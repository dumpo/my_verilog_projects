==> flow/design.v <==
module parallel_to_serial
(
rst_n,load,clk,in,out
);
parameter WEIDTH=8;
input [WEIDTH-1:0] in;
input rst_n;
input load;
input clk;
output reg out;
reg [2:0] cnt;
reg [WEIDTH-1:0] in_reg;
always@(posedge clk or negedge rst_n) begin
	if(!rst_n) begin
		in_reg<=8'b0;
		out<=0;
		end
	else if(load) in_reg<=in;
	else begin
		case(cnt)
			0:out<=in_reg[0];
			1:out<=in_reg[1];
			2:out<=in_reg[2];
			3:out<=in_reg[3];
			4:out<=in_reg[4];
			5:out<=in_reg[5];
			6:out<=in_reg[6];
			7:out<=in_reg[7];
			default:out<=out;
		endcase
	end
end
always@(posedge clk or negedge rst_n) begin
	if(!rst_n) 
		cnt<=0;
	else if(cnt==WEIDTH-1)
		cnt<=0;
	else
		cnt<=cnt+1;
end
endmodule
# [Step by step through the tools: parallel_to_serial]
# Tool output for the design above, in the order of the flow.
# Lines are those of the file above, counted from 1.
# Operators carry their Yosys type and port widths (W data, S select, Z words).
# Library cell names are shortened.
# Not given: -
[inputs] top_module="parallel_to_serial" clock="clk" lib="sky130hd" corner="tt_025C_1v80"

# [Word level]
# Yosys after proc, flatten, opt, wreduce and memory -nomap, before mapping. Memory bits, and registers merged into a memory's read port (data or address), are not among the register bits. Print and check cells are not counted. Equal cells are merged and count once.
[word_totals] output_inout_bits=1 wordCells=14 input_bits=11 regBits=12
[op_classes] equal=7 n_mux=2 n_reduce_logical=1 addsub=1
[ops] cell="$eq A3 B3 Y1 const B" count=4
[ops] cell="$pmux W1 S8" count=1
[ops] cell="$eq A3 B2 Y1 const B" count=2
[ops] cell="$add A3 B1 Y3 const B" count=1
[ops] cell="$eq A3 B1 Y1 const B" count=1
[ops] cell="$logic_not A3 Y1" count=1
[ops] cell="$mux W3" count=1

# [Logic depth]
# Yosys ltp: most cells in a row. Word level: on the elaborated netlist, between registers, memories and ports. Mapped: between sequential cells and ports; inverters and the memories' decode and read muxes count.
[depth] word_depth=2 abc_area=0 depth_mapped=6 depth_no_buf=6

# [After synthesis]
# Source: synth_stat.txt of the flow (Yosys; design flattened, memories mapped). It holds for the ABC_AREA given above (unset counts as 0); a run with the other value may have another netlist.
[synth_totals] buf_cells=1 stdcells=45 ffs=12 mapped_area_um2=600.6 seq_area_um2=300.3
[types] type="dfrtp_1" count=12 area_total_um2=300.288
[types] type="ha_1" count=6 area_total_um2=75.072
[types] type="mux2_1" count=6 area_total_um2=67.565
[types] type="mux2_2" count=3 area_total_um2=33.782
[types] type="inv_1" count=4 area_total_um2=15.014
[types] type="mux2_4" count=1 area_total_um2=15.014
[types] type="a211oi_2" count=1 area_total_um2=12.512
[types] type="buf_6" count=1 area_total_um2=11.261
[types] type="nand2_1" count=3 area_total_um2=11.261
[types] type="a22o_2" count=1 area_total_um2=10.01
[types] type="o21ai_2" count=1 area_total_um2=8.758
[types] type="o2bb2ai_1" count=1 area_total_um2=8.758
[types] type="a22oi_1" count=1 area_total_um2=7.507
[types] type="and3_2" count=1 area_total_um2=7.507
[types] type="nor2b_1" count=1 area_total_um2=6.256
[types] type="nor4_1" count=1 area_total_um2=6.256
[types] type="nor2_1" count=1 area_total_um2=3.754

# [Path before layout]
# OpenSTA on the mapped netlist: ideal clock, no wires. The path of least setup slack (recovery checks aside). Input and output delay are each 20% of the period. Register names are those of the netlist, which keeps one name where synthesis merged equal registers.
[synth_path] path_kind="register -> register" startpoint="reg cnt[0]" endpoint="reg out" arrival_ps=1506 t_first_pin_ps=0 delay_ps=1580 slack_ps=271 required_time_ps=1776 path_stages=7 clock_period_ps=1850 n_path_buf=0 synth_period_reached_ps=1579
# "delay_ps" is the arrival time less input delay plus setup time.
# "path_stages": output pins that drive a net of the path, with the launching flip-flop's if there is one; two outputs of one cell count as two.
# "synth_period_reached_ps" = period - worst setup slack (recovery checks aside). The figure is calculated, with input and output delays left at 20% of the set period.
# Between the ends stands the longest chain of elaborated cells between them, by number of cells; it is not shown to be the way that was timed. Of several equally long chains one is given.
# Each line given opens the expression or statement behind the cell; cells for indexed reads and writes are added by Yosys, which also makes memories of some case tables.
# At most two assigning lines are given for a register; there are more.
[synth_between] cell_sequence="dfrtp_1 ha_1 ha_1 nor4_1 a22oi_1 o2bb2ai_1 o21ai_2" elab_chain_cells=2
[synth_rtl] item="from (decl)" line=11 text="reg [2:0] cnt;"
[synth_rtl] item="from (assign)" line=35 text="cnt<=0;"
[synth_rtl] item="from (assign)" line=39 text="cnt<=cnt+1;"
[synth_rtl] item="$eq A3 B3 Y1" line=20 text="case(cnt)"
[synth_rtl] item="$pmux W1 S8" line=20
[synth_rtl] item="to (assign)" line=21 text="0:out<=in_reg[0];"
[synth_rtl] item="to (assign)" line=22 text="1:out<=in_reg[1];"
[synth_rtl] item="to (decl)" line=10 text="output reg out;"

# [Worst path after layout]
# From the final timing report of run A: the path of least setup slack in the routed layout; clock arrival at registers is part of the times.
# The report prints the path's times to 10 ps; the period is as set.
[layout_path] path_kind="register -> register" startpoint="reg cnt[0]" endpoint="reg out" path_stages=7 clock_period_ps=1600 arrival_ps=1700 slack_ps=100 required_time_ps=1800 t_first_pin_ps=270 n_path_buf=0
# Between the ends stands the longest chain of elaborated cells between them, by number of cells; it is not shown to be the way that was timed. Of several equally long chains one is given.
# At most two assigning lines are given for a register; there are more.
[layout_between] cell_sequence="dfrtp_2 ha_4 ha_4 nor4_4 a22oi_1 o2bb2ai_1 o21ai_2" elab_chain_cells=2
[layout_rtl] item="from (decl)" line=11 text="reg [2:0] cnt;"
[layout_rtl] item="from (assign)" line=35 text="cnt<=0;"
[layout_rtl] item="from (assign)" line=39 text="cnt<=cnt+1;"
[layout_rtl] item="$eq A3 B3 Y1" line=20 text="case(cnt)"
[layout_rtl] item="$pmux W1 S8" line=20
[layout_rtl] item="to (assign)" line=21 text="0:out<=in_reg[0];"
[layout_rtl] item="to (assign)" line=22 text="1:out<=in_reg[1];"
[layout_rtl] item="to (decl)" line=10 text="output reg out;"

--- measured runs ---
Flow measurements of parallel_to_serial on sky130hd: 2 stored runs with different settings, listed in no order. Input and output delays are each 20% of the period that was set; the output load is 0.01 pF.
"period_reached_ps" is the run's clock period less its worst setup slack. It is reckoned from that one timing run; input and output delays stay at 20% of the period that was set.
"worst_setup_path_time_ps" is the time allowed to the run's worst setup path (the clock period less input and output delay, where it has them) less its slack. Clock arrival times count: a late capture clock shortens it, a late launch clock lengthens it.
"worst_setup_path_time_ps" is known to 10 ps.

[flow] run A: files
==> flow/run.sh <==
#!/bin/bash
# the make line also repeats the synthesis and layout settings of config.mk as NAME=value (left out here)
make -C /OpenROAD-flow-scripts/flow DESIGN_CONFIG=/design/flow/config.mk WORK_HOME=/design/flow/orfs CLKGATE_MAP_FILE= finish
==> flow/config.mk <==
export PLATFORM = sky130hd
export DESIGN_NAME = parallel_to_serial
export DESIGN_NICKNAME = parallel_to_serial
export VERILOG_FILES = /design/flow/design.v
export SDC_FILE = /design/flow/constraint.sdc
export NUM_CORES = 4
export LEC_CHECK = 0
export CAP_MARGIN = 20
export CORE_MARGIN = 2
export CORE_UTILIZATION = 40
export SETUP_SLACK_MARGIN = 0.3
export SLEW_MARGIN = 20
==> flow/constraint.sdc <==
create_clock -name core_clock -period 1.6 [get_ports {clk}]
set_input_delay 0.3200 -clock core_clock [delete_from_list [all_inputs] [get_ports {clk}]]
set_output_delay 0.3200 -clock core_clock [all_outputs]
set_load 0.01 [all_outputs]

[flow] run A: metrics
[metrics] yosys_chip_area_um2 = 600.6
[metrics] post_route_stdcell_area_um2 = 815.8
[metrics] final_util_frac = 0.604
[metrics] period_reached_ps = 1503
[metrics] die_area_um2 = 1827.6
[metrics] total_negative_slack_ps = 0
[metrics] timing.setup.ws_ps = 97
[metrics] worst_setup_path_time_ps = 1500
[metrics] worst_setup_path_type = register -> register

[flow] run B: files
==> flow/run.sh <==
#!/bin/bash
# the make line also repeats the synthesis and layout settings of config.mk as NAME=value (left out here)
make -C /OpenROAD-flow-scripts/flow DESIGN_CONFIG=/design/flow/config.mk WORK_HOME=/design/flow/orfs CLKGATE_MAP_FILE= finish
==> flow/config.mk <==
export PLATFORM = sky130hd
export DESIGN_NAME = parallel_to_serial
export DESIGN_NICKNAME = parallel_to_serial
export VERILOG_FILES = /design/flow/design.v
export SDC_FILE = /design/flow/constraint.sdc
export NUM_CORES = 4
export LEC_CHECK = 0
export CAP_MARGIN = 20
export CELL_PAD_IN_SITES_DETAIL_PLACEMENT = 1
export CORE_MARGIN = 7
export CORE_UTILIZATION = 27
export CTS_CLUSTER_DIAMETER = 194
export CTS_CLUSTER_SIZE = 47
export GPL_ROUTABILITY_DRIVEN = 0
export HOLD_SLACK_MARGIN = 0.22
export MIN_ROUTING_LAYER = met1
export SETUP_SLACK_MARGIN = 0.42
export SLEW_MARGIN = 20
export TNS_END_PERCENT = 5
==> flow/constraint.sdc <==
create_clock -name core_clock -period 1.46 [get_ports {clk}]
set_input_delay 0.2920 -clock core_clock [delete_from_list [all_inputs] [get_ports {clk}]]
set_output_delay 0.2920 -clock core_clock [all_outputs]
set_load 0.01 [all_outputs]

[flow] run B: metrics
[metrics] yosys_chip_area_um2 = 600.6
[metrics] post_route_stdcell_area_um2 = 858.3
[metrics] final_util_frac = 0.425
[metrics] period_reached_ps = 1513
[metrics] die_area_um2 = 3741.2
[metrics] total_negative_slack_ps = -53
[metrics] timing.setup.ws_ps = -53
[metrics] worst_setup_path_time_ps = 1510
[metrics] worst_setup_path_type = register -> register
--- end ---
